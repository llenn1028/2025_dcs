==> flow/design.v <==
module AXI_inter(
    input                 clk, rst_n,
    input                 in_valid1,
    input                 action_valid1,
    input                 formula_valid1,
    input                 dram_no_valid1,
    input                 index_valid1,
    input         [11:0]  D1,
    output  reg           out_valid1,
    input                 in_valid2,
    input                 action_valid2,
    input                 formula_valid2,
    input                 dram_no_valid2,
    input                 index_valid2,
    input         [11:0]  D2,
    output  reg           out_valid2,
    output  reg   [11:0]  result,
    input                 AR_READY, R_VALID, AW_READY, W_READY, B_VALID,
    input         [63:0]  R_DATA,
    output  reg           AR_VALID, R_READY, AW_VALID, W_VALID, B_READY,
    output  reg   [16:0]  AR_ADDR, AW_ADDR,
    output  reg   [63:0]  W_DATA
);
parameter idle = 4'd0;
parameter read_valid = 4'd1;
parameter addr_received = 4'd2;
parameter computation = 4'd3;
parameter out1 = 4'd4;
parameter wait_a_cycle = 4'd5;
parameter out2 = 4'd6;
parameter write_valid = 4'd7;
parameter write_data = 4'd8;
parameter write_response = 4'd9;
reg [3:0] state, next_state;
reg M1_operating;
reg [1:0] counter_1;
reg action_1;
reg [2:0] formula_1;
reg [7:0] dram_no_1;
reg [11:0] index_a1, index_b1, index_c1, index_d1;
reg [63:0] data_1;
reg M2_operating;
reg [1:0] counter_2;
reg action_2;
reg [2:0] formula_2;
reg [7:0] dram_no_2;
reg [11:0] index_a2, index_b2, index_c2, index_d2;
reg [63:0] data_2;
reg [13:0] result_reg;
reg last_action;
reg [7:0] last_dram_no;
reg last_action_valid;
reg start_read;
reg last_master;
reg input_finish;
wire [10:0] dram_no = (M1_operating)? dram_no_1 : dram_no_2;
wire [16:0] addr = 17'h10000 + (dram_no << 3);
wire dont_read_again = (last_action_valid)? ((!last_action && (last_dram_no == dram_no))? 1'b1 : 1'b0) : 1'b0;
wire action = (M1_operating)? action_1 : action_2;
wire [11:0] IA = (M1_operating)? data_1[63:52] : data_2[63:52];
wire [11:0] IB = (M1_operating)? data_1[51:40] : data_2[51:40];
wire [11:0] IC = (M1_operating)? data_1[31:20] : data_2[31:20];
wire [11:0] ID = (M1_operating)? data_1[19:8] : data_2[19:8];
wire [11:0] TIA = (M1_operating)? index_a1 : index_a2;
wire [11:0] TIB = (M1_operating)? index_b1 : index_b2;
wire [11:0] TIC = (M1_operating)? index_c1 : index_c2;
wire [11:0] TID = (M1_operating)? index_d1 : index_d2;
wire [2:0] formula = (M1_operating)? formula_1 : formula_2;
wire [11:0] maxI;
wire [11:0] minI;
wire [11:0] N0, N1, N2, N3;
wire [11:0] GA = (IA >= TIA)? IA - TIA : -(IA - TIA);
wire [11:0] GB = (IB >= TIB)? IB - TIB : -(IB - TIB);
wire [11:0] GC = (IC >= TIC)? IC - TIC : -(IC - TIC);
wire [11:0] GD = (ID >= TID)? ID - TID : -(ID - TID);
wire [3:0] exceed;
wire [11:0] w_data_a, w_data_b, w_data_c, w_data_d;
always@(*)begin
    if(formula == 3'd0)begin
        result_reg = (IA + IB + IC + ID) >> 2;
    end
    else if(formula == 3'd1)begin
       result_reg = maxI - minI; 
    end
    else if(formula == 3'd2)begin
        result_reg = minI;
    end
    else if(formula == 3'd3)begin
        result_reg = (IA >= 12'd2047) + (IB >= 12'd2047) + (IC >= 12'd2047) + (ID >= 12'd2047);
    end
    else if(formula == 3'd4)begin
        result_reg = (IA >= TIA) + (IB >= TIB) + (IC >= TIC) + (ID >= TID);
    end
    else if(formula == 3'd5)begin
        result_reg = (N0 + N1 + N2) / 3;
    end
    else if(formula == 3'd6)begin
        result_reg = (N0 >> 1) + (N1 >> 2) + (N2 >> 2);
    end
    else begin
        result_reg = (GA + GB + GC + GD) >> 2;
    end
end
maxmin a1(.A(IA),
          .B(IB),
          .C(IC),
          .D(ID),
          .max(maxI),
          .min(minI)
);
Sort a2(.A(GA),
        .B(GB),
        .C(GC),
        .D(GD),
        .S0(N0),
        .S1(N1),
        .S2(N2),
        .S3(N3)
);
w_data_exceed a3(.I(IA),
                 .TI(TIA),
                 .w_data(w_data_a),
                 .exceed(exceed[3])
);
w_data_exceed a4(.I(IB),
                 .TI(TIB),
                 .w_data(w_data_b),
                 .exceed(exceed[2])
);
w_data_exceed a5(.I(IC),
                 .TI(TIC),
                 .w_data(w_data_c),
                 .exceed(exceed[1])
);
w_data_exceed a6(.I(ID),
                 .TI(TID),
                 .w_data(w_data_d),
                 .exceed(exceed[0])
);
always@(posedge clk or negedge rst_n)begin
    if(!rst_n)
        start_read <= 1'b0;
    else if(M1_operating)
        start_read <= (index_valid1 && counter_1 == 2'd3);
    else if(M2_operating)
        start_read <= (index_valid2 && counter_2 == 2'd3);
    else    
        start_read <= 1'b0;
end
always@(posedge clk or negedge rst_n)begin
    if(!rst_n)
        state <= idle;
    else
        state <= next_state;
end
always@(*)begin
    case(state)
        idle: next_state = (start_read)? ((dont_read_again)? ((action)? write_valid : computation) : read_valid): idle; 
        read_valid: next_state = (AR_VALID && AR_READY)? addr_received : read_valid;
        addr_received: next_state = (R_VALID && R_READY)? ((action)? write_valid : computation) : addr_received;
        computation: next_state = (input_finish)? ((M1_operating)? out1 : out2) : computation;
        out1: next_state = (M2_operating)? wait_a_cycle : idle;
        wait_a_cycle: next_state =  (dont_read_again)? ((action)? write_valid : computation) : read_valid;
        out2: next_state = idle;
        write_valid: next_state = (AW_VALID && AW_READY)? write_data : write_valid;
        write_data: next_state = (W_VALID && W_READY)? write_response : write_data;
        write_response: next_state = (B_VALID && B_READY)? ((M1_operating)? out1 : out2) : write_response;
        default: next_state = idle;
    endcase
end
always@(posedge clk or negedge rst_n)begin
    if(!rst_n)begin
        out_valid1 <= 1'b0;
        out_valid2 <= 1'b0;
        result <= 12'd0;
    end
    else if(state == out1)begin
        out_valid1 <= 1'b1;
        result <= (action)? exceed : result_reg;
    end
    else if(state == out2)begin
        out_valid2 <= 1'b1;
        result <= (action)? exceed : result_reg;
    end
    else begin
        out_valid1 <= 1'b0;
        out_valid2 <= 1'b0;
        result <= 12'd0;
    end
end
always@(posedge clk or negedge rst_n)begin  
    if(!rst_n)begin
        AR_VALID <= 1'b0;
        AR_ADDR <= 17'd0;
        R_READY <= 1'b0;
    end
    else if(state == read_valid)begin
        AR_VALID <= (AR_READY)? 1'b0 : 1'b1;
        AR_ADDR <= addr;       
    end
    else begin
        R_READY <= (state == addr_received)? ((R_VALID)? 1'b0 : 1'b1) : 1'b0;
        if(M1_operating && dont_read_again && last_master)begin
            data_1 <= data_2;
        end
        else if(M2_operating && dont_read_again && !last_master)begin
            data_2 <= data_1;
        end
        else begin
            data_1 <= (R_VALID && M1_operating)? R_DATA : data_1;    
            data_2 <= (R_VALID && (!M1_operating && M2_operating))? R_DATA : data_2; 
        end
    end
end
always@(posedge clk or negedge rst_n)begin  
    if(!rst_n)begin
       AW_VALID <= 1'b0;
       W_VALID <= 1'b0;
       B_READY <= 1'b0;
       AW_ADDR <= 17'd0;
       W_DATA <= 64'd0;
    end
    else if(state == write_valid)begin
        AW_VALID <= (AW_READY)? 1'b0 : 1'b1;
        AW_ADDR <= addr;
    end
    else if(state == write_data)begin
        W_VALID <= (W_READY)? 1'b0 : 1'b1;
        W_DATA <= {w_data_a, w_data_b, 8'd0, w_data_c, w_data_d, 8'd0};    
    end
    else begin
        B_READY <= (state == write_response)? ((B_VALID)? 1'b0 : 1'b1) : 1'b0; 
    end
end
always@(posedge clk or negedge rst_n)begin
    if(!rst_n)begin
        M1_operating <= 1'b0;
    end
    else if(in_valid1)begin
        M1_operating <= 1'b1;
    end
    else if(state == out1)begin
        M1_operating <= 1'b0;
    end
    else begin
        M1_operating <= M1_operating;
    end
end
always@(posedge clk or negedge rst_n)begin
    if(!rst_n)begin
        M2_operating <= 1'b0;
    end
    else if(in_valid2)begin
        M2_operating <= 1'b1;
    end
    else if(state == out2)begin
        M2_operating <= 1'b0;
    end
end
always@(posedge clk)begin
    if(state == out1 || state == out2)begin
        last_action <= action;
        last_dram_no <= dram_no;
    end
    else begin
        last_action <= last_action;
        last_dram_no <= last_dram_no;
    end
end
always@(posedge clk or negedge rst_n)begin
    if(!rst_n)
        last_action_valid <= 1'b0;
    else if(state == out1 || state == out2)
        last_action_valid <= 1'b1;
    else
        last_action_valid <= last_action_valid;
end
always@(posedge clk)begin
    if(state == out1)
        last_master <= 1'b0;
    else if(state == out2)
        last_master <= 1'b1;
    else
        last_master <= last_master;
end
always@(posedge clk)begin
    if(in_valid1 || in_valid2)
        input_finish <= 1'b0;
    else if((M1_operating && !M2_operating && index_valid1 && counter_1 == 2'd3) || (index_valid2 && counter_2 == 2'd3))
        input_finish <= 1'b1;
    else
        input_finish <= input_finish;  
end
always@(posedge clk or negedge rst_n)begin
    if(!rst_n)begin
        counter_1 <= 2'd0;
    end
    else if(index_valid1)begin
        case(counter_1)
            2'd0: index_a1 <= D1;
            2'd1: index_b1 <= D1;
            2'd2: index_c1 <= D1;
            2'd3: index_d1 <= D1;
            default: index_a1 <= D1;
        endcase
        counter_1 <= (counter_1 == 2'd3)? 2'd0 : counter_1 + 2'd1;
    end
    else begin
        counter_1 <= counter_1;
    end
end
always@(posedge clk)begin
    if(action_valid1)begin
        action_1 <= D1[0];
    end
    else if(formula_valid1)begin
        formula_1 <= D1[2:0];
    end
    else if(dram_no_valid1)begin
        dram_no_1 <= D1[7:0];
    end    
    else begin
        action_1 <= action_1;
        formula_1 <= formula_1;
        dram_no_1 <= dram_no_1;
    end
end
always@(posedge clk or negedge rst_n)begin
    if(!rst_n)begin
        counter_2 <= 2'd0;
    end
    else if(index_valid2)begin
        case(counter_2)
            2'd0: index_a2 <= D2;
            2'd1: index_b2 <= D2;
            2'd2: index_c2 <= D2;
            2'd3: index_d2 <= D2;
            default: index_a2 <= D2;
        endcase
        counter_2 <= (counter_2 == 2'd3)? 2'd0 : counter_2 + 2'd1;
    end
    else begin
        counter_2 <= counter_2;
    end
end
always@(posedge clk)begin
    if(action_valid2)begin
        action_2 <= D2[0];
    end
    else if(formula_valid2)begin
        formula_2 <= D2[2:0];
    end
    else if(dram_no_valid2)begin
        dram_no_2 <= D2[7:0];
    end    
    else begin
        action_2 <= action_2;
        formula_2 <= formula_2;
        dram_no_2 <= dram_no_2;
    end
end
endmodule
module maxmin(input [11:0] A,
              input [11:0] B,
              input [11:0] C,
              input [11:0] D,
              output [11:0] max,
              output [11:0] min
);
wire [11:0] max1, max2;
wire [11:0] min1, min2;
assign max1 = (A > B) ? A : B;
assign max2 = (C > D) ? C : D;
assign min1 = (A < B) ? A : B;
assign min2 = (C < D) ? C : D;
assign max = (max1 > max2) ? max1 : max2;
assign min = (min1 < min2) ? min1 : min2;
endmodule
module Sort (input [11:0] A,
             input [11:0] B,
             input [11:0] C,
             input [11:0] D,
             output [11:0] S0,
             output [11:0] S1,
             output [11:0] S2,
             output [11:0] S3
);
    wire [11:0] w1a, w1b, w2a, w2b, w3a, w3b, w4a, w4b, w5a, w5b, w6a, w6b;
    assign {w1a, w1b} = (A < B) ? {A, B} : {B, A};
    assign {w2a, w2b} = (C < D) ? {C, D} : {D, C};
    assign {w3a, w3b} = (w1a < w2a) ? {w1a, w2a} : {w2a, w1a};
    assign {w4a, w4b} = (w1b < w2b) ? {w1b, w2b} : {w2b, w1b};
    assign {w5a, w5b} = (w3b < w4a) ? {w3b, w4a} : {w4a, w3b};
    assign S0 = w3a;
    assign S1 = w5a;
    assign S2 = w5b;
    assign S3 = w4b;
endmodule
module w_data_exceed (input  [11:0] I,    
                      input  signed [11:0] TI,     
                      output reg [11:0] w_data,   
                      output reg exceed
);
    wire signed [13:0] sum_signed;       
    wire signed [12:0] I_signed;
    assign I_signed = I;            
    assign sum_signed = I_signed + TI; 
    always@(*)begin
        if(sum_signed < 14'sd0)begin
            w_data = 12'd0;
            exceed = 1'b1;
        end
        else if(sum_signed > 14'sd4095)begin
            w_data = 12'd4095;
            exceed = 1'b1;
        end
        else begin
            w_data = sum_signed[11:0];
            exceed = 1'b0;
        end
    end
endmodule
* From RTL to reports: AXI_inter
Tool output for the design above, in the order of the flow.
Line numbers count from 1 in the design file above.
Cell names lack the library's common part.
The mark -- stands for no value.
- Top module :: AXI_inter
- Clock input :: clk
- Standard-cell library :: sky130hd
- Timing corner :: tt_025C_1v80

* After elaboration
Yosys after proc, flatten, opt, wreduce and memory -nomap, before mapping. Memory bits, and registers merged into a memory's read port (data or address), are not among the register bits. Print and check cells are not counted.
- Register bits :: 372
- Input bits :: 105
- Output and inout port bits :: 117
- Word-level cells :: 272
- $add $sub $neg :: 32
- Divide/modulo/power cells :: 1
- Order comparisons :: 31
- Equal/unequal tests :: 24
- Muxes and demuxes :: 89
- Bitwise logic cells :: 8
- Reductions and logical operators :: 49
** Operators with widths (number)
- 2-to-1 mux 12 bit :: 36
- 2-to-1 mux 64 bit :: 5
- 2-to-1 mux 24 bit :: 5
- adder 13 x 12 -> 14 bit :: 7
- >= comparator 12 bit :: 8
- less-than comparator 12 bit :: 8
- divider 32 x 2 -> 32 bit with constant B :: 1
- subtractor 12 bit :: 5
- less-than comparator 14 x 1 -> 1 bit with constant B :: 4
- greater-than comparator 14 x 13 -> 1 bit with constant B :: 4
- >= comparator 12 x 11 -> 1 bit with constant B :: 4
- negator 12 bit :: 4
- adder 12 x 12 -> 13 bit :: 3
- greater-than comparator 12 bit :: 3
- parallel mux 4 bit (select 9 bit) :: 1
- AND reduction 3 bit :: 10
- adder 14 x 12 -> 14 bit :: 2
- 2-to-1 mux 1 bit :: 28
- 2-to-1 mux 4 bit :: 5
- logical AND 1 bit :: 18
- adder 17 x 11 -> 17 bit with constant A :: 1
- == test 4 x 3 -> 1 bit with constant B :: 4
- adder 11 x 10 -> 12 bit :: 1
- adder 12 x 10 -> 12 bit :: 1
- 2-to-1 mux 3 bit :: 4
- == test 3 bit with constant B :: 3
- NOT 1 bit :: 8
- == test 2 bit with constant B :: 4
Other operator kinds: 23; their cells: 47.

* Longest topological paths
Yosys ltp: most cells in a row. Word level: on the elaborated netlist, between registers, memories and ports. Mapped: between sequential cells and ports; inverters and the memories' decode and read muxes count.
- Depth in word-level cells :: 22
- ABC_AREA :: 0
- Gate-level depth with buffers :: 82
- Depth with buffers taken out :: 70

* Synthesis result
Yosys stat after the flow's synthesis: flattened, memories mapped to cells. It holds for the ABC_AREA given above (unset counts as 0); a run with the other value may have another netlist.
- Standard cells after synthesis :: 3117
- Mapped area :: 29752.3 sq um
- Area of sequential cells :: 9375.2 sq um
- Flip-flops :: 330
- Buffers :: 159
** Cell types
- edfxtp_1 :: number 225, total area 6756.48 sq um
- ha_1 :: number 278, total area 3.48E+03 sq um
- dfrtp_1 :: number 102, total area 2.55E+03 sq um
- mux2i_1 :: number 173, total area 1.73E+03 sq um
- fa_1 :: number 81, total area 1.62E+03 sq um
- mux2_2 :: number 138, total area 1553.99 sq um
- a21oi_1 :: number 197, total area 985.946 sq um
- inv_1 :: number 260, total area 975.936 sq um
- nor2_1 :: number 218, total area 818.285 sq um
- xnor2_1 :: number 90, total area 788.256 sq um
- o21ai_0 :: number 157, total area 785.754 sq um
- nand2_1 :: number 202, total area 758.227 sq um
- a21o_1 :: number 98, total area 735.706 sq um
- a211oi_1 :: number 58, total area 435.418 sq um
- o21a_1 :: number 56, total area 420.403 sq um
- xor2_1 :: number 48, total area 420.403 sq um
- clkbuf_1 :: number 92, total area 345.331 sq um
- nor3_1 :: number 58, total area 290.278 sq um
Other cell types: 79; their cells: 586.
The figures by module come from a second, unflattened synthesis with its own total; it is not the netlist above.
- Cell total of the unflattened synthesis :: 3025
- Area total of the unflattened synthesis :: 30210.2 sq um
Each row is one instance without its submodules.
** Modules
- AXI_inter :: times used 1, cells 1895, area 21844.7 sq um, seq. area 9375.2 sq um
- w_data_exceed :: times used 4, cells 116, area 864.6 sq um, seq. area 0.0 sq um
- Sort :: times used 1, cells 406, area 2884.0 sq um, seq. area 0.0 sq um
- maxmin :: times used 1, cells 260, area 2023.2 sq um, seq. area 0.0 sq um

* Path before layout
Source: OpenSTA report_checks on the synthesized netlist (no wires, ideal clock, input and output delay 20% of the period each), path of least setup slack; recovery checks are left aside. Register names are those of the netlist, which keeps one name where synthesis merged equal registers.
- Kind :: register to register
- From :: reg M1_operating
- To :: reg result[1]
- Period :: 20600 ps
- Setup time :: 131 ps
- Time at the first pin :: 0 ps
- Data arrival time :: 17764 ps
- Required time :: 20469 ps
- Slack :: 2705 ps
- Path delay :: 17895 ps
- Driving pins on the path :: 77
- Buffers on the path :: 14
- Synthesis period reached :: 17895 ps
"path delay" = arrival - input delay + setup time.
"driving pins on the path": output pins that drive a net of the path, with the launching flip-flop's if there is one; two outputs of one cell count as two.
"synthesis period reached" = period - worst setup slack (recovery checks aside). The figure is calculated, with input and output delays left at 20% of the set period.
The rows between start and end are the longest chain of elaborated cells between them; the timing report does not say that the signal goes this way. Where chains are equally long, one stands for them.
A line is the first line of the expression or statement that the cell stems from. Yosys adds cells for indexed reads and writes and turns some case tables into memories.
At most two assigning lines are given for a register; there are more.
- Cell sequence :: dfrtp_1 clkbuf_1 buf_1 buf_1 buf_1 clkbuf_1 buf_1 mux2_2 ha_1 inv_1 fa_1 a21oi_1 o22ai_1 o41ai_1 o21ai_0 a21oi_1 inv_1 mux2i_1 [... 41 more ...] nand2b_1 a211oi_1 o211ai_1 o211a_1 o2111ai_1 o221ai_1 or3_1 buf_2 a22oi_2 o21a_1 buf_4 o31ai_1 a221oi_1 o21ai_0 ha_1 or2_1 a2111oi_0 o21ai_1
- Cells in the longest elaborated chain :: 22
- Elaborated cells between the ends (all ways) :: 96
- Those cells by class :: add/sub: 26; div: 1; compare: 25; eq/ne: 6; mux: 37; reduce/logical: 1
** RTL lines, path post-synthesis
- from (decl) :: RTL line 35 : reg M1_operating;
- from (assign) :: RTL line 237 : M1_operating <= 1'b0;
- from (assign) :: RTL line 246 : M1_operating <= M1_operating;
- 2-to-1 mux 12 bit :: RTL line 60 : wire [11:0] IA = (M1_operating)? data_1[63:52] : data_2[63:52];
- subtractor 12 bit :: RTL line 72 : wire [11:0] GA = (IA >= TIA)? IA - TIA : -(IA - TIA);
- negator 12 bit :: RTL line 72
- 2-to-1 mux 12 bit :: RTL line 72
- less-than comparator 12 bit :: RTL line 389 : assign {w1a, w1b} = (A < B) ? {A, B} : {B, A};
- 2-to-1 mux 24 bit :: RTL line 389
- less-than comparator 12 bit :: RTL line 391 : assign {w3a, w3b} = (w1a < w2a) ? {w1a, w2a} : {w2a, w1a};
- [... 8 more ...]
- 2-to-1 mux 12 bit :: RTL line 88 : else if(formula == 3'd3)begin
- 2-to-1 mux 12 bit :: RTL line 85 : else if(formula == 3'd2)begin
- 2-to-1 mux 12 bit :: RTL line 82 : else if(formula == 3'd1)begin
- 2-to-1 mux 12 bit :: RTL line 79 : if(formula == 3'd0)begin
- 2-to-1 mux 12 bit :: RTL line 183 : result <= (action)? exceed : result_reg;
- 2-to-1 mux 12 bit :: RTL line 181 : else if(state == out2)begin
- 2-to-1 mux 12 bit :: RTL line 177 : else if(state == out1)begin
- to (assign) :: RTL line 179 : result <= (action)? exceed : result_reg;
- to (assign) :: RTL line 183
- to (decl) :: RTL line 17 : output  reg   [11:0]  result,

* Timing after layout
From the final timing report of record 1: the path of least setup slack in the routed layout; clock arrival at registers is part of the times.
The report prints the path's times to 10 ps; the period is as set.
- Kind :: register to register
- From :: reg M1_operating
- To :: reg result[1]
- Period :: 20900 ps
- Setup time :: 130 ps
- Time at the first pin :: 550 ps
- Data arrival time :: 19260 ps
- Required time :: 21360 ps
- Slack :: 2100 ps
- Driving pins on the path :: 66
- Buffers on the path :: 3
The rows between start and end are the longest chain of elaborated cells between them; the timing report does not say that the signal goes this way. Where chains are equally long, one stands for them.
At most two assigning lines are given for a register; there are more.
- Cell sequence :: dfrtp_4 buf_12 mux2_2 ha_1 inv_1 fa_1 a21oi_1 o22ai_1 o41ai_1 o21ai_0 a21oi_1 inv_1 mux2i_1 inv_1 ha_1 a21oi_1 nor3_1 o41ai_1 [... 30 more ...] clkinv_1 ha_1 nand2b_1 a211oi_1 o211ai_1 o211a_1 o2111ai_1 o221ai_1 or3_1 a21oi_1 or2_0 o31ai_1 a221oi_1 o21ai_0 ha_1 or2_1 a2111oi_0 o21ai_1
- Cells in the longest elaborated chain :: 22
- Elaborated cells between the ends (all ways) :: 96
- Those cells by class :: add/sub: 26; div: 1; compare: 25; eq/ne: 6; mux: 37; reduce/logical: 1
** RTL lines, path after layout
- from (decl) :: RTL line 35 : reg M1_operating;
- from (assign) :: RTL line 237 : M1_operating <= 1'b0;
- from (assign) :: RTL line 246 : M1_operating <= M1_operating;
- 2-to-1 mux 12 bit :: RTL line 60 : wire [11:0] IA = (M1_operating)? data_1[63:52] : data_2[63:52];
- subtractor 12 bit :: RTL line 72 : wire [11:0] GA = (IA >= TIA)? IA - TIA : -(IA - TIA);
- negator 12 bit :: RTL line 72
- 2-to-1 mux 12 bit :: RTL line 72
- less-than comparator 12 bit :: RTL line 389 : assign {w1a, w1b} = (A < B) ? {A, B} : {B, A};
- 2-to-1 mux 24 bit :: RTL line 389
- less-than comparator 12 bit :: RTL line 391 : assign {w3a, w3b} = (w1a < w2a) ? {w1a, w2a} : {w2a, w1a};
- [... 8 more ...]
- 2-to-1 mux 12 bit :: RTL line 88 : else if(formula == 3'd3)begin
- 2-to-1 mux 12 bit :: RTL line 85 : else if(formula == 3'd2)begin
- 2-to-1 mux 12 bit :: RTL line 82 : else if(formula == 3'd1)begin
- 2-to-1 mux 12 bit :: RTL line 79 : if(formula == 3'd0)begin
- 2-to-1 mux 12 bit :: RTL line 183 : result <= (action)? exceed : result_reg;
- 2-to-1 mux 12 bit :: RTL line 181 : else if(state == out2)begin
- 2-to-1 mux 12 bit :: RTL line 177 : else if(state == out1)begin
- to (assign) :: RTL line 179 : result <= (action)? exceed : result_reg;
- to (assign) :: RTL line 183
- to (decl) :: RTL line 17 : output  reg   [11:0]  result,

## Implementation results

Measured data: module AXI_inter, platform sky130hd, 2 stored runs of the flow under differing settings, order arbitrary. Input and output delays are each 20% of the period that was set; the output load is 0.01 pF.
"period reached" is the run's clock period less its worst setup slack. It is reckoned from that one timing run; input and output delays stay at 20% of the period that was set.
"time used up by the worst setup path": the worst setup path's part of the clock period (all of it between registers, 20% less for each end at a port) less its slack. A launch clock that arrives late makes it longer, a capture clock that arrives late makes it shorter.
"time used up by the worst setup path" is given in steps of 10 ps.

** Record 1
- Settings :: period_ns=20.9; SETUP_SLACK_MARGIN=0.36; CAP_MARGIN=20; CORE_MARGIN=2; CORE_UTILIZATION=40; SLEW_MARGIN=20
- Yosys chip area after synthesis :: 29,752.3 sq um
- Area inside the die boundary :: 76,579.5 sq um
- Standard-cell area after layout :: 33,829.9 sq um
- Post-route utilization :: 0.457
- Smallest setup slack :: 2,099 ps
- Total negative setup slack :: 0 ps
- Smallest hold slack :: 423 ps
- Period reached :: 18,801 ps
- Time used up by the worst setup path :: 18,800 ps
- Critical path kind :: register to register

** Record 2
- Settings :: period_ns=33.6; CORE_UTILIZATION=72; PLACE_DENSITY_LB_ADDON=0.17; CORE_MARGIN=6; CELL_PAD_IN_SITES_GLOBAL_PLACEMENT=0; TNS_END_PERCENT=5; ABC_AREA=0; GPL_ROUTABILITY_DRIVEN=0; CTS_CLUSTER_DIAMETER=291; SLEW_MARGIN=10; CAP_MARGIN=20
- Yosys chip area after synthesis :: 29,752.3 sq um
- Area inside the die boundary :: 46,345.5 sq um
- Standard-cell area after layout :: 33,130.5 sq um
- Post-route utilization :: 0.824
- Smallest setup slack :: 12,097 ps
- Total negative setup slack :: 0 ps
- Smallest hold slack :: 478 ps
- Period reached :: 21,503 ps
- Time used up by the worst setup path :: 21,500 ps
- Critical path kind :: register to register
