==> flow/design.v <==
module SDMA(
	clk            	,	
	rst_n          	,	
	pat_valid       ,	
	pat_ready       ,
    cmd             ,	
    sdma_valid     	,
    sdma_ready      ,    
	dout			,
    awaddr_m_inf    ,
    awvalid_m_inf   ,
    awready_m_inf   ,
    wdata_m_inf     ,
    wvalid_m_inf    ,
    wready_m_inf    ,
    bresp_m_inf     ,
    bvalid_m_inf    ,
    bready_m_inf    ,
    araddr_m_inf    ,
    arvalid_m_inf   ,         
    arready_m_inf   , 
    rdata_m_inf     ,
    rvalid_m_inf    ,
    rready_m_inf 
);
parameter ADDR_WIDTH = 32;       
parameter DATA_WIDTH = 128;      
input clk, rst_n;
input pat_valid, pat_ready;
input [31:0] cmd;
output reg sdma_valid, sdma_ready;
output reg [7:0] dout;
output reg [ADDR_WIDTH-1:0]     awaddr_m_inf;
output reg                      awvalid_m_inf;
input  wire                      awready_m_inf;
output reg [DATA_WIDTH-1:0]  wdata_m_inf;
output reg                   wvalid_m_inf;
input  wire                   wready_m_inf;
input  wire  [1:0]            bresp_m_inf;
input  wire                   bvalid_m_inf;
output reg                   bready_m_inf;
output reg [ADDR_WIDTH-1:0]     araddr_m_inf;
output reg                      arvalid_m_inf;
input  wire                      arready_m_inf;
input wire [DATA_WIDTH-1:0]      rdata_m_inf;
input wire                       rvalid_m_inf;
output reg                      rready_m_inf;
parameter input_cmd = 3'd0;
parameter if_overlapping = 3'd1;
parameter read_valid = 3'd2;
parameter write_valid = 3'd3;
parameter address_recieved = 3'd4;
parameter sdma_output_valid = 3'd5;
parameter write_data = 3'd6;
parameter write_response = 3'd7;
reg [2:0] state, next_state;
reg [31:0] command;
reg [127:0] recieved_data;
reg [127:0] w_data;
wire [127:0] desired_byte_start_bit;
wire [31:0] desired_address;
wire [31:0] send_address;
reg [11:0] last_DRAM_adress;
reg last_DRAM_adress_valid;
wire read_again;
reg last_operation;
always@(*)begin
    case(state)
        input_cmd: next_state = (pat_valid && sdma_ready)? if_overlapping : input_cmd;
        if_overlapping: next_state = (read_again && last_DRAM_adress_valid && (send_address == last_DRAM_adress))? ((command[31])? write_valid : sdma_output_valid): read_valid;
        read_valid: next_state = (arvalid_m_inf && arready_m_inf)? address_recieved : read_valid;
        address_recieved: next_state = (rvalid_m_inf && rready_m_inf)? ((command[31])? write_valid : sdma_output_valid) : address_recieved;
        sdma_output_valid: next_state = (sdma_valid && pat_ready)? input_cmd : sdma_output_valid;
        write_valid: next_state = (awvalid_m_inf && awready_m_inf)? write_data : write_valid;
        write_data: next_state = (wvalid_m_inf && wready_m_inf)? write_response : write_data;
        write_response: next_state = (bvalid_m_inf && bready_m_inf)? sdma_output_valid : write_response;
    endcase
end
always@(posedge clk or negedge rst_n)begin
    if(!rst_n)
        state <= input_cmd;
    else
        state <= next_state;
end
always@(posedge clk or negedge rst_n)begin
    if(!rst_n)begin
        sdma_valid <= 1'b0;
        dout <= 8'd0;
        last_DRAM_adress_valid <= 1'b0;
    end
    else begin
        sdma_valid <= (state == sdma_output_valid)? ((pat_ready)? 1'b0 : 1'b1) : sdma_valid;
        dout <= recieved_data[desired_byte_start_bit +: 4'd8];
        last_DRAM_adress <= (state == sdma_output_valid)? send_address : last_DRAM_adress;
        last_DRAM_adress_valid <= (state == sdma_output_valid)? 1'b1 : last_DRAM_adress_valid;
        last_operation <= (state == sdma_output_valid)? command[31] : last_operation;
    end
end
assign read_again = !(last_operation && (last_DRAM_adress == send_address));
assign desired_byte_start_bit = (command[22:19]) << 3;
assign desired_address = 16'h0800 + (command[30:19] >> 2);
assign send_address = {desired_address[11:2], 2'b00};
always@(*)begin
    case(desired_byte_start_bit)
        127'd0: w_data = {recieved_data[127:8], command[7:0]};
        127'd8: w_data = {recieved_data[127:16], command[7:0], recieved_data[7:0]};
        127'd16: w_data = {recieved_data[127:24], command[7:0], recieved_data[15:0]};
        127'd24: w_data = {recieved_data[127:32], command[7:0], recieved_data[23:0]};
        127'd32: w_data = {recieved_data[127:40], command[7:0], recieved_data[31:0]};
        127'd40: w_data = {recieved_data[127:48], command[7:0], recieved_data[39:0]};
        127'd48: w_data = {recieved_data[127:56], command[7:0], recieved_data[47:0]};
        127'd56: w_data = {recieved_data[127:64], command[7:0], recieved_data[55:0]};
        127'd64: w_data = {recieved_data[127:72], command[7:0], recieved_data[63:0]};
        127'd72: w_data = {recieved_data[127:80], command[7:0], recieved_data[71:0]};
        127'd80: w_data = {recieved_data[127:88], command[7:0], recieved_data[79:0]};
        127'd88: w_data = {recieved_data[127:96], command[7:0], recieved_data[87:0]};
        127'd96: w_data = {recieved_data[127:104], command[7:0], recieved_data[95:0]};
        127'd104: w_data = {recieved_data[127:112], command[7:0], recieved_data[103:0]};
        127'd112: w_data = {recieved_data[127:120], command[7:0], recieved_data[111:0]};
        127'd120: w_data = {command[7:0], recieved_data[119:0]};
        default: w_data = {recieved_data[127:8], command[7:0]};
    endcase
end
always@(posedge clk or negedge rst_n)begin  
    if(!rst_n)begin
        sdma_ready <= 1'b1;
    end    
    else begin
        sdma_ready <= (state == input_cmd)? ((pat_valid)? 1'b0 : 1'b1) : 1'b0;
        command <= (pat_valid)? cmd : command;
    end
end
always@(posedge clk or negedge rst_n)begin   
    if(!rst_n)begin
        arvalid_m_inf <= 1'b0;
        araddr_m_inf <= 32'd0;
        rready_m_inf <= 1'b0;
    end
    else if(state == read_valid)begin  
        arvalid_m_inf <= (arready_m_inf)? 1'b0 : 1'b1;
        araddr_m_inf <= send_address;    
    end
    else begin  
        rready_m_inf <= (state == address_recieved)? ((rvalid_m_inf)? 1'b0 : 1'b1) : 1'b0;
        recieved_data <= (rvalid_m_inf)? rdata_m_inf : recieved_data;
    end
end
always@(posedge clk or negedge rst_n)begin   
    if(!rst_n)begin
        awvalid_m_inf <= 1'b0;
        awaddr_m_inf <= 32'd0;
        wvalid_m_inf <= 1'b0;
        wdata_m_inf <= 128'd0;
        bready_m_inf <= 1'b0;
    end
    else if(state == write_valid)begin  
        awvalid_m_inf <= (awready_m_inf)? 1'b0 : 1'b1;
        awaddr_m_inf <= send_address;   
    end
    else if(state == write_data)begin  
        wvalid_m_inf <= (wready_m_inf)? 1'b0 : 1'b1;
        wdata_m_inf <= w_data;
    end
    else begin  
        bready_m_inf <= (state == write_response)? ((bvalid_m_inf)? 1'b0 : 1'b1) : 1'b0;
    end
end
endmodule
# == Step by step through the tools: SDMA ==
# The steps from the RTL of SDMA to its reports follow in flow order.
# Line numbers count from 1 in the design file above.
# Library cell names are shortened.
# The mark - stands for no value.
# setup
top_module,SDMA
clock,clk
lib,sky130hd
lib_corner,tt_025C_1v80

# == Word level ==
# Counts by Yosys on the flattened word-level netlist (proc, flatten, opt, wreduce; memories kept). Register bits leave out memories and registers merged into their read ports (data or address); mux counts leave out enables and synchronous resets folded into registers. Print and check cells are left out.
# bits
regBits,338
wordCells,84
# classes
n_addsub,1
eq_ne,24
shifts,1
n_mux,21
n_logic,3
n_reduce_logical,17
# ops
cell,n
128-bit case mux with 15-bit select,1
128-bit by 8-bit indexed select with 8-bit output,1
4-bit == test with constant B,8
3-bit case mux with 8-bit select,1
10-bit == test,2
3-bit 2-to-1 mux,6
4-bit by 3-bit == test with 1-bit output with constant B,4
12-bit by 10-bit adder with 12-bit output with constant A,1
3-bit == test with constant B,4
1-bit 2-to-1 mux,12
1-bit logical AND,10
2-bit AND reduction,4
4-bit by 2-bit == test with 1-bit output with constant B,2
3-bit by 2-bit == test with 1-bit output with constant B,2
4-bit by 1-bit == test with 1-bit output with constant B,1
1-bit inverter,3
3-bit by 1-bit == test with 1-bit output with constant B,1
3-bit zero test,1
3-bit AND reduction,1
2-bit 2-to-1 mux,1
1-bit zero test,1

# == Longest topological paths ==
# Depth = most cells in a row (Yosys ltp): at word level without a register or memory, in the mapped netlist without a sequential cell, where the memories' decode and read muxes count.
# depth
depth_word,8
ABC_AREA,0
depth_mapped,7
ltp_nobuf,4

# == Mapped cells and area ==
# Yosys stat after the flow's synthesis: flattened, memories mapped to cells. It holds for the ABC_AREA given above (unset counts as 0); a run with the other value may have another netlist.
# by_type
type,n
edfxtp_1,158
dfrtp_1,168
mux2i_1,91
mux4_2,32
nand2_1,147
o21ai_0,91
buf_4,48
o21ai_1,41
a21oi_1,40
mux2_2,16
nor2_1,40
buf_2,29
o41ai_2,8
a22oi_1,16
clkbuf_1,25
buf_6,7
nand4b_4,3
nor3_4,4
# Not listed: further types 29, cells in them 69.
# mapped
stdcells,1033
area_um2,13987.2
sequential_area_um2,9001.1
ff_cells,328

# == Timing after synthesis ==
# Path of least setup slack by OpenSTA after synthesis, without wires, with an ideal clock, recovery checks aside; 20% of the period is set as input and as output delay. Where synthesis merged equal registers, the netlist keeps one of their names.
# synth_timing
kind,input -> register
startpoint,input rvalid_m_inf
endpoint,register recieved_data[0]
clock_period_ns,5.79
input_delay_ns,1.158
t_arrival_ns,4.162
setup_slack_ns,1.125
delay_ns,3.507
driving_pins,1
n_path_buf,0
synth_period_reached_ns,4.665
# "delay_ns" = arrival - input delay + setup time.
# "driving_pins": output pins that drive a net of the path, with the launching flip-flop's if there is one; two outputs of one cell count as two.
# "synth_period_reached_ns" is the clock period less the worst setup slack; recovery checks do not enter. This is arithmetic on one report: input and output delays are still those of the set period (20% each).
# Between the ends stands the longest chain of elaborated cells between them, by number of cells; it is not shown to be the way that was timed. Of several equally long chains one is given.
# Each line given opens the expression or statement behind the cell; cells for indexed reads and writes are added by Yosys, which also makes memories of some case tables.
# synth_via
cell_sequence,and3b_1
elab_chain_cells,1
cone_cells,1
# synth_rtl
item,line,source
start: declaration,46,input wire                       rvalid_m_inf;
3-bit AND reduction,-,
end: assignment,145,recieved_data <= (rvalid_m_inf)? rdata_m_inf : recieved_data;
end: declaration,58,reg [127:0] recieved_data;

# == Path in the finished layout ==
# Path of least setup slack in the final report of run 1 (OpenROAD, finished layout, wires in). Where an end is a register, its clock arrival counts in the times.
# layout_timing
kind,register -> register
startpoint,register command[6]
endpoint,register wdata_m_inf[86]
clock_period_ns,2.79
t_arrival_ns,2.58
setup_slack_ns,0.66
driving_pins,5
n_path_buf,1
# Between the ends stands the longest chain of elaborated cells between them, by number of cells; it is not shown to be the way that was timed. Of several equally long chains one is given.
# layout_via
cell_sequence,edfxtp_1 clkdlybuf4s15_1 and2b_1 mux2i_1 o21ai_0
elab_chain_cells,1
cone_cells,1
# layout_rtl
item,line,source
start: declaration,57,reg [31:0] command;
start: assignment,130,command <= (pat_valid)? cmd : command;
128-bit case mux with 15-bit select,104,case(desired_byte_start_bit)
end: assignment,153,wdata_m_inf <= 128'd0;
end: assignment,162,wdata_m_inf <= w_data;
end: declaration,36,output reg [DATA_WIDTH-1:0]  wdata_m_inf;

# Measured data: module SDMA, platform sky130hd, 2 stored runs of the flow under differing settings, order arbitrary. Input and output delays are each 20% of the period that was set; the output load is 0.01 pF.
# By "worst_path_ns" is meant the share of the clock period that the worst setup path is allowed (20% is reserved at inputs, 20% at outputs), minus its slack. Clock arrival times at its registers enter into it.
# By "power.total_mw" is meant OpenSTA's value without simulated activity: inputs other than the clock are taken to toggle once in ten clock periods, and the tool carries that through the logic.
# Among the settings, n/a means not set for that run.
# Among the results, n/a means that no value is shown for the run.
run name,period_ns,CORE_UTILIZATION,SETUP_SLACK_MARGIN,HOLD_SLACK_MARGIN,GPL_TIMING_DRIVEN,CTS_CLUSTER_DIAMETER,CAP_MARGIN,CORE_MARGIN,SLEW_MARGIN,CORE_ASPECT_RATIO,CELL_PAD_IN_SITES_DETAIL_PLACEMENT,MIN_ROUTING_LAYER,MAX_ROUTING_LAYER,final_die_area_um2,timing.setup.tns_ns,setup_worst_slack_ns,holdWs_ns,yosys.chip_area_um2,power.total_mw,worst_path_ns,worstPathKind,fin_util_frac
run 1,2.79,20,0.64,0.08,0,78,20,2,20,n/a,n/a,n/a,n/a,72068.1,0.000,0.664,0.478,13987.2,19.515,2.13,register -> register,0.299
run 2,6.21,56,n/a,n/a,1,n/a,15,2,20,1.13,2,met1,met4,n/a,n/a,n/a,n/a,n/a,n/a,n/a,n/a,n/a
# Run 2: no results, placement failed with DPL-0033
