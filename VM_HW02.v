==> flow/design.v <==
module VM(
    input wire clk,
    input wire rst_n,
    input wire in_price_valid,
    input wire in_coin_valid,
    input wire [4:0] in_price,
    input wire [5:0] in_coin,
    input wire in_refund_coin,
    input wire [2:0] in_buy_item,
    output reg out_valid,
    output reg [3:0] out_result,
    output reg [5:0] out_num
);
reg [4:0] item_price [5:0];
reg [5:0] item_num [5:0];
reg [3:0] fifty_dollar;
reg [1:0] twenty_dollar;
reg ten_dollar;
reg five_dollar;
reg [2:0] one_dollar;
reg [5:0] fifty_left;
reg [4:0] twenty_left;
reg [4:0] ten_left;
reg [2:0] five_left;
reg [2:0] one_left;
reg [8:0] money;
reg clear_money;
reg [3:0] counter;
reg insufficient;
always@(*)
begin
    fifty_dollar = money / 9'd50;
    fifty_left = money % 9'd50;
    twenty_dollar = fifty_left / 9'd20;
    twenty_left = fifty_left % 9'd20;
    ten_dollar = twenty_left / 9'd10;
    ten_left = twenty_left % 9'd10;
    five_dollar = ten_left / 9'd5;
    five_left = ten_left % 9'd5;
    one_dollar = five_left % 9'd5;
end
always@(posedge clk or negedge rst_n)
begin
    if(!rst_n)
        begin
            item_num[0] <= 6'd0;
            item_num[1] <= 6'd0;
            item_num[2] <= 6'd0;
            item_num[3] <= 6'd0;
            item_num[4] <= 6'd0;
            item_num[5] <= 6'd0;
            money <= 9'd0;
            counter <= 4'd0;
            out_valid <= 1'b0;
            out_result <= 4'd0;
            out_num <= 6'd0;       
        end
    else if(in_price_valid)
        begin
            if(counter == 4'd0)
                begin
                    item_price[0] <= in_price;
                    counter <= 4'd1;
                end
            else if(counter == 4'd1)
                begin
                    item_price[1] <= in_price;
                    counter <= 4'd2;
                end
            else if(counter == 4'd2)
                begin
                    item_price[2] <= in_price;
                    counter <= 4'd3;
                end
            else if(counter == 4'd3)
                begin
                    item_price[3] <= in_price;
                    counter <= 4'd4;
                end
            else if(counter == 4'd4)
                begin
                    item_price[4] <= in_price;
                    counter <= 4'd5;
                end
            else
                begin
                    item_price[5] <= in_price;
                    counter <= 4'd0;
                end
            item_num[0] <= 6'd0;
            item_num[1] <= 6'd0;
            item_num[2] <= 6'd0;
            item_num[3] <= 6'd0;
            item_num[4] <= 6'd0;
            item_num[5] <= 6'd0;
        end
    else if(in_coin_valid)
        begin
            money <= money + in_coin;
        end
    else if(in_buy_item == 3'd1 && money >= item_price[0])  
        begin
            money <= money - item_price[0];
            item_num[0] <= item_num[0] + 6'd1;
            clear_money <= 1'b1;
            insufficient <= 1'b0;
            counter <= counter + 1;
            out_result <= 3'd1;
            out_num <= item_num[0] + 6'd1;
            out_valid <= 1'b1;
        end
    else if(in_buy_item == 3'd2 && money >= item_price[1])  
        begin
            money <= money - item_price[1];
            item_num[1] <= item_num[1] + 6'd1;
            clear_money <= 1'b1;
            insufficient <= 1'b0;
            counter <= counter + 1;
            out_result <= 3'd2;
            out_num <= item_num[0];
            out_valid <= 1'b1;
        end
    else if(in_buy_item == 3'd3 && money >= item_price[2])  
        begin
            money <= money - item_price[2];
            item_num[2] <= item_num[2] + 6'd1;
            clear_money <= 1'b1;
            insufficient <= 1'b0;
            counter <= counter + 1;
            out_result <= 3'd3;
            out_num <= item_num[0];
            out_valid <= 1'b1;
        end
    else if(in_buy_item == 3'd4 && money >= item_price[3])  
        begin
            money <= money - item_price[3];
            item_num[3] <= item_num[3] + 6'd1;
            clear_money <= 1'b1;
            insufficient <= 1'b0;
            counter <= counter + 1;
            out_result <= 3'd4;
            out_num <= item_num[0];
            out_valid <= 1'b1;
        end
    else if(in_buy_item == 3'd5 && money >= item_price[4])  
        begin
            money <= money - item_price[4];
            item_num[4] <= item_num[4] + 6'd1;
            clear_money <= 1'b1;
            insufficient <= 1'b0;
            counter <= counter + 1;
            out_result <= 3'd5;
            out_num <= item_num[0];
            out_valid <= 1'b1;
        end
    else if(in_buy_item == 3'd6 && money >= item_price[5])  
        begin
            money <= money - item_price[5];
            item_num[5] <= item_num[5] + 6'd1;
            clear_money <= 1'b1;
            insufficient <= 1'b0;
            counter <= counter + 1;
            out_result <= 3'd6;
            out_num <= item_num[0];
            out_valid <= 1'b1;
        end
    else if(in_refund_coin)  
        begin
            insufficient <= 1'b0;
            clear_money <= 1'b1;
            counter <= counter + 1;
            out_result <= 3'd0;
            out_num <= item_num[0];
            out_valid <= 1'b1;
        end
    else if(in_buy_item != 3'd0)  
        begin
            clear_money <= 1'b0;
            insufficient <= 1'b1; 
            counter <= counter + 1;
            out_result <= 3'd0;
            out_num <= item_num[0];
            out_valid <= 1'b1;
        end
    else if(counter == 4'd1)  
        begin
            out_result <= (insufficient)? 4'd0 : fifty_dollar;
            out_num <= item_num[1];
            counter <= counter + 1;
            out_valid <= 1'b1;
        end
    else if(counter == 4'd2)  
        begin
            out_result <= (insufficient)? 4'd0 : twenty_dollar;
            out_num <= item_num[2];
            counter <= counter + 1;
            out_valid <= 1'b1;
        end
    else if(counter == 4'd3)  
        begin
            out_result <= (insufficient)? 4'd0 : ten_dollar;
            out_num <= item_num[3];
            counter <= counter + 1;
            out_valid <= 1'b1;
        end
    else if(counter == 4'd4)  
        begin
            out_result <= (insufficient)? 4'd0 : five_dollar;
            out_num <= item_num[4];
            counter <= counter + 1;
            out_valid <= 1'b1;
        end
    else if(counter == 4'd5)  
        begin
            out_result <= (insufficient)? 4'd0 : one_dollar;
            out_num <= item_num[5];
            counter <= 4'd0;
            money <= (clear_money)? 9'd0 : money;
            out_valid <= 1'b1;
        end         
    else
        begin
            out_valid <= 1'b0;
            out_result <= 4'd0;
            out_num <= 6'd0;
        end
end
endmodule
# ---- Step by step through the tools: VM
# What the tools print for VM, step after step.
# Lines are those of the file above, counted from 1.
# Operators carry their Yosys type and port widths (W data, S select, Z words).
# Library cell names are shortened.
# Not given: --
dict set report design {
  top_module {VM}
  clock_port {clk}
  library {sky130hd}
  corner {tt_025C_1v80}
}

# ---- Word level
# Counts by Yosys on the flattened word-level netlist (proc, flatten, opt, wreduce). Print and check cells are left out. Cells with the same type and inputs are merged into one.
dict set report op_classes {
  add_sub_neg 14
  n_div 9
  cmp 6
  n_eq 23
  mux 114
  logic 7
  reduce_and_logical 35
}
# op n
set ops {}
lappend ops {{$mux W6} 46}
lappend ops {{$mux W9} 15}
lappend ops {{$mux W4} 25}
lappend ops {{$sub A9 B5 Y9} 6}
lappend ops {{$ge A9 B5 Y1} 6}
lappend ops {{$div A9 B6 Y9 const B} 1}
lappend ops {{$mod A9 B6 Y9 const B} 1}
lappend ops {{$div A6 B5 Y9 const B} 1}
lappend ops {{$mod A6 B5 Y9 const B} 1}
lappend ops {{$ne A8 B8 Y1 const B} 5}
lappend ops {{$div A5 B4 Y9 const B} 1}
lappend ops {{$mod A5 B4 Y9 const B} 1}
lappend ops {{$add A6 B1 Y6 const B} 6}
lappend ops {{$mux W3} 10}
lappend ops {{$mod A3 B3 Y9 const B} 1}
lappend ops {{$div A5 B3 Y9 const B} 1}
lappend ops {{$mod A5 B3 Y9 const B} 1}
lappend ops {{$reduce_bool A8 Y1} 3}
lappend ops {{$reduce_and A7 Y1} 3}
lappend ops {{$mux W1} 17}
lappend ops {{$reduce_bool A14 Y1} 1}
lappend ops {{$ne A2 B2 Y1 const B} 6}
lappend ops {{$reduce_bool A2 Y1} 6}
lappend ops {{$reduce_and A4 Y1} 3}
lappend ops {{$reduce_and A6 Y1} 2}
lappend ops {{$reduce_and A5 Y1} 2}
lappend ops {{$eq A3 B3 Y1 const B} 3}
lappend ops {{$add A9 B6 Y9} 1}
# Other operator kinds: 16; their cells: 33.
dict set report bits {
  regBits 92
  inputBits 19
  output_inout_bits 11
  word_cells 227
}

# ---- Logic depth
# Depth = most cells in a row (Yosys ltp): at word level without a register or memory, in the mapped netlist without a sequential cell, where the memories' decode and read muxes count.
dict set report depth {
  depth_word 19
  ABC_AREA 0
  ltp_mapped 75
  depth_no_buf 72
}

# ---- Mapped cells and area
# Source: synth_stat.txt of the flow (Yosys; design flattened, memories mapped). It holds for the ABC_AREA given above (unset counts as 0); a run with the other value may have another netlist.
# The area totals of this step are shown rounded.
dict set report synth_totals {
  cell_count 1260
  mapped_area_mm2 0.01021
  sequential_area_mm2 0.002462
  flip_flops 92
  buffers 53
}
# type n type_area_um2
set by_type {}
lappend by_type {dfrtp_1 60 1501.44}
lappend by_type {ha_1 99 1.24E+03}
lappend by_type {edfxtp_1 32 960.922}
lappend by_type {nor2_1 132 495.475}
lappend by_type {a21oi_1 76 380.365}
lappend by_type {o21ai_0 70 350.336}
lappend by_type {nand2_1 93 349.085}
lappend by_type {xnor2_1 35 306.544}
lappend by_type {xor2_1 34 297.786}
lappend by_type {inv_1 66 247.738}
lappend by_type {a21o_1 29 217.709}
lappend by_type {nor3_1 42 210.202}
lappend by_type {nor2b_1 28 175.168}
lappend by_type {nand3_1 33 165.158}
lappend by_type {mux2i_1 15 150.144}
lappend by_type {nand2b_1 24 150.144}
lappend by_type {o211ai_1 19 142.637}
lappend by_type {fa_1 7 140.134}
# Other cell types: 80; their cells: 366.

# ---- Path before layout
# Path of least setup slack by OpenSTA after synthesis, without wires, with an ideal clock, recovery checks aside; 20% of the period is set as input and as output delay. Where synthesis merged equal registers, the netlist keeps one of their names.
dict set report synth_path {
  kind {reg2reg}
  from {register money[4]}
  to {register out_result[0]}
  clock_period_ps 21200
  setup_time_ps 132
  launch_ps 0
  arrival_ps 14211
  required_time_ps 21068
  slack_ps 6857
  delay_ps 14343
  driving_pins 71
  path_buffers 3
  period_less_setup_slack_ps 14343
}
# "delay_ps" = arrival - input delay + setup time.
# "driving_pins" counts driving pins, that of a launching flip-flop among them; a cell with two outputs on the path counts twice.
# "period_less_setup_slack_ps" is the clock period less the worst setup slack; recovery checks do not enter. This is arithmetic on one report: input and output delays are still those of the set period (20% each).
# Between the ends stands the longest chain of elaborated cells between them, by number of cells; it is not shown to be the way that was timed. Of several equally long chains one is given.
# Each line given opens the expression or statement behind the cell; cells for indexed reads and writes are added by Yosys, which also makes memories of some case tables.
# At most two assigning lines are given for a register; there are more.
dict set report synth_via {
  cell_sequence {dfrtp_1 -> buf_2 -> and2_0 -> nand2_1 -> a21oi_1 -> o21ai_0 -> a32o_1 -> ha_1 -> maj3_1 -> a21o_1 -> or2_1 -> buf_1 -> and2_1 -> or3_1 -> o21ai_0 -> inv_1 -> ha_1 -> o211ai_1 -> [35 not listed] -> ha_1 -> nor2b_1 -> o41a_1 -> nand2_1 -> nand4b_1 -> xnor2_1 -> a21boi_0 -> ha_1 -> a21o_1 -> a21oi_1 -> nor2b_1 -> o21ai_0 -> nand2b_1 -> a21oi_1 -> nand2_1 -> or3_1 -> o211ai_1 -> o211ai_2}
  elab_chain_len 19
  cells_between 39
  cone_lines 27
  cone_classes {9 x div; 6 x compare; 18 x mux; 6 x reduce/logical}
}
# item line_no
set synth_rtl {}
lappend synth_rtl {{start: declaration} 26} ;# reg [8:0] money;
lappend synth_rtl {{start: assignment} 99} ;# money <= money + in_coin;
lappend synth_rtl {{start: assignment} 103} ;# money <= money - item_price[0];
lappend synth_rtl {{$mod A9 B6 Y9} 33} ;# fifty_left = money % 9'd50;
lappend synth_rtl {{$mod A6 B5 Y9} 35} ;# twenty_left = fifty_left % 9'd20;
lappend synth_rtl {{$mod A5 B4 Y9} 37} ;# ten_left = twenty_left % 9'd10;
lappend synth_rtl {{$mod A5 B3 Y9} 39} ;# five_left = ten_left % 9'd5;
lappend synth_rtl {{$mod A3 B3 Y9} 40} ;# one_dollar = five_left % 9'd5;
lappend synth_rtl {{$mux W3} 215} ;# out_result <= (insufficient)? 4'd0 : one_dollar;
lappend synth_rtl {{$mux W3} 213} ;# else if(counter == 4'd5)
lappend synth_rtl {{[5 not listed]} --}
lappend synth_rtl {{$mux W4} 167} ;# else if(in_refund_coin)
lappend synth_rtl {{$mux W4} 156} ;# else if(in_buy_item == 3'd6 && money >= item_price[5])
lappend synth_rtl {{$mux W4} 145} ;# else if(in_buy_item == 3'd5 && money >= item_price[4])
lappend synth_rtl {{$mux W4} 134} ;# else if(in_buy_item == 3'd4 && money >= item_price[3])
lappend synth_rtl {{$mux W4} 123} ;# else if(in_buy_item == 3'd3 && money >= item_price[2])
lappend synth_rtl {{$mux W4} 112} ;# else if(in_buy_item == 3'd2 && money >= item_price[1])
lappend synth_rtl {{$mux W4} 101} ;# else if(in_buy_item == 3'd1 && money >= item_price[0])
lappend synth_rtl {{end: assignment} 187} ;# out_result <= (insufficient)? 4'd0 : fifty_dollar;
lappend synth_rtl {{end: assignment} 194} ;# out_result <= (insufficient)? 4'd0 : twenty_dollar;
lappend synth_rtl {{end: declaration} 11} ;# output reg [3:0] out_result,

# ---- Path in the finished layout
# Path of least setup slack in the final report of job 1 (OpenROAD, finished layout, wires in). Where an end is a register, its clock arrival counts in the times.
# The path's times are printed in steps of 10 ps; the period is the one set.
dict set report layout_path {
  kind {reg2reg}
  from {register money[8]}
  to {register out_result[0]}
  clock_period_ps 20100
  setup_time_ps 120
  launch_ps 360
  arrival_ps 17320
  required_time_ps 20340
  slack_ps 3020
  driving_pins 72
  path_buffers 0
}
# Between the ends stands the longest chain of elaborated cells between them, by number of cells; it is not shown to be the way that was timed. Of several equally long chains one is given.
# At most two assigning lines are given for a register; there are more.
dict set report layout_via {
  cell_sequence {dfrtp_1 -> nor4_1 -> o31ai_2 -> nand3_1 -> a32o_1 -> ha_1 -> a21oi_1 -> o2111a_1 -> a21oi_2 -> o21ai_0 -> nand2_1 -> or3_1 -> o21ai_0 -> inv_1 -> ha_1 -> o211ai_1 -> a311o_1 -> nand3_1 -> [36 not listed] -> a21oi_1 -> nor2b_1 -> o41a_1 -> nand2_1 -> nand4b_1 -> xnor2_1 -> a21boi_0 -> ha_1 -> a21o_1 -> a21oi_1 -> nor2b_1 -> o21ai_0 -> nand2b_1 -> a21oi_1 -> nand2_1 -> or3_1 -> o211ai_1 -> o211ai_2}
  elab_chain_len 19
  cells_between 39
  cone_lines 27
  cone_classes {9 x div; 6 x compare; 18 x mux; 6 x reduce/logical}
}
# item line_no
set layout_rtl {}
lappend layout_rtl {{start: declaration} 26} ;# reg [8:0] money;
lappend layout_rtl {{start: assignment} 99} ;# money <= money + in_coin;
lappend layout_rtl {{start: assignment} 103} ;# money <= money - item_price[0];
lappend layout_rtl {{$mod A9 B6 Y9} 33} ;# fifty_left = money % 9'd50;
lappend layout_rtl {{$mod A6 B5 Y9} 35} ;# twenty_left = fifty_left % 9'd20;
lappend layout_rtl {{$mod A5 B4 Y9} 37} ;# ten_left = twenty_left % 9'd10;
lappend layout_rtl {{$mod A5 B3 Y9} 39} ;# five_left = ten_left % 9'd5;
lappend layout_rtl {{$mod A3 B3 Y9} 40} ;# one_dollar = five_left % 9'd5;
lappend layout_rtl {{$mux W3} 215} ;# out_result <= (insufficient)? 4'd0 : one_dollar;
lappend layout_rtl {{$mux W3} 213} ;# else if(counter == 4'd5)
lappend layout_rtl {{[5 not listed]} --}
lappend layout_rtl {{$mux W4} 167} ;# else if(in_refund_coin)
lappend layout_rtl {{$mux W4} 156} ;# else if(in_buy_item == 3'd6 && money >= item_price[5])
lappend layout_rtl {{$mux W4} 145} ;# else if(in_buy_item == 3'd5 && money >= item_price[4])
lappend layout_rtl {{$mux W4} 134} ;# else if(in_buy_item == 3'd4 && money >= item_price[3])
lappend layout_rtl {{$mux W4} 123} ;# else if(in_buy_item == 3'd3 && money >= item_price[2])
lappend layout_rtl {{$mux W4} 112} ;# else if(in_buy_item == 3'd2 && money >= item_price[1])
lappend layout_rtl {{$mux W4} 101} ;# else if(in_buy_item == 3'd1 && money >= item_price[0])
lappend layout_rtl {{end: assignment} 187} ;# out_result <= (insufficient)? 4'd0 : fifty_dollar;
lappend layout_rtl {{end: assignment} 194} ;# out_result <= (insufficient)? 4'd0 : twenty_dollar;
lappend layout_rtl {{end: declaration} 11} ;# output reg [3:0] out_result,

VM through Yosys and OpenROAD on sky130hd: 2 stored runs, unordered, with their settings and measured results. The constraints put input and output delay at 20% of the set period each and load the outputs with 0.01 pF.
By "timing.achieved_period_ps" is meant the clock period of the run minus its worst setup slack. This is arithmetic on one report: input and output delays are still those of the set period (20% each).
"timing.worst_path_ps" is the time allowed to the run's worst setup path (the clock period less input and output delay, where it has them) less its slack. Clock arrival times count: a late capture clock shortens it, a late launch clock lengthens it.
"timing.worst_path_ps" is known to 10 ps.
The results are shown rounded.

# job 1
==> flow/run.sh <==
#!/bin/bash
# the make line also repeats the synthesis and layout settings of config.mk as NAME=value (left out here)
make -C /OpenROAD-flow-scripts/flow DESIGN_CONFIG=/design/flow/config.mk WORK_HOME=/design/flow/orfs CLKGATE_MAP_FILE= finish
==> flow/config.mk <==
export PLATFORM = sky130hd
export DESIGN_NAME = VM
export DESIGN_NICKNAME = VM
export VERILOG_FILES = /design/flow/design.v
export SDC_FILE = /design/flow/constraint.sdc
export NUM_CORES = 4
export LEC_CHECK = 0
export CAP_MARGIN = 35
export CELL_PAD_IN_SITES_DETAIL_PLACEMENT = 1
export CORE_MARGIN = 8
export CORE_UTILIZATION = 24
export CTS_CLUSTER_SIZE = 48
export GPL_TIMING_DRIVEN = 1
export PLACE_DENSITY = 0.41
export SETUP_SLACK_MARGIN = -1.68
export SLEW_MARGIN = 20
==> flow/constraint.sdc <==
create_clock -name core_clock -period 20.1 [get_ports {clk}]
set_input_delay 4.0200 -clock core_clock [delete_from_list [all_inputs] [get_ports {clk}]]
set_output_delay 4.0200 -clock core_clock [all_outputs]
set_load 0.01 [all_outputs]

==> job 1: results <==
setup_ws_ps=3021
post_route_util_pct=27.3
synthArea_mm2=0.01021
final_stdcell_area_mm2=0.01145
hold_ws_ps=482
total_die_area_mm2=0.04942
timing.achieved_period_ps=17079
timing.worst_path_ps=17080
critical_path_kind="reg2reg"

# job 2
==> flow/run.sh <==
#!/bin/bash
# the make line also repeats the synthesis and layout settings of config.mk as NAME=value (left out here)
make -C /OpenROAD-flow-scripts/flow DESIGN_CONFIG=/design/flow/config.mk WORK_HOME=/design/flow/orfs CLKGATE_MAP_FILE= finish
==> flow/config.mk <==
export PLATFORM = sky130hd
export DESIGN_NAME = VM
export DESIGN_NICKNAME = VM
export VERILOG_FILES = /design/flow/design.v
export SDC_FILE = /design/flow/constraint.sdc
export NUM_CORES = 4
export LEC_CHECK = 0
export CAP_MARGIN = 40
export CELL_PAD_IN_SITES_DETAIL_PLACEMENT = 1
export CORE_MARGIN = 2
export CORE_UTILIZATION = 66
export CTS_CLUSTER_DIAMETER = 67
export HOLD_SLACK_MARGIN = 0.25
export PLACE_DENSITY = 0.59
export SLEW_MARGIN = 20
==> flow/constraint.sdc <==
create_clock -name core_clock -period 16.0 [get_ports {clk}]
set_input_delay 3.2000 -clock core_clock [delete_from_list [all_inputs] [get_ports {clk}]]
set_output_delay 3.2000 -clock core_clock [all_outputs]
set_load 0.01 [all_outputs]

==> job 2: results <==
outcome="no results, clock tree synthesis failed with DPL-0033"
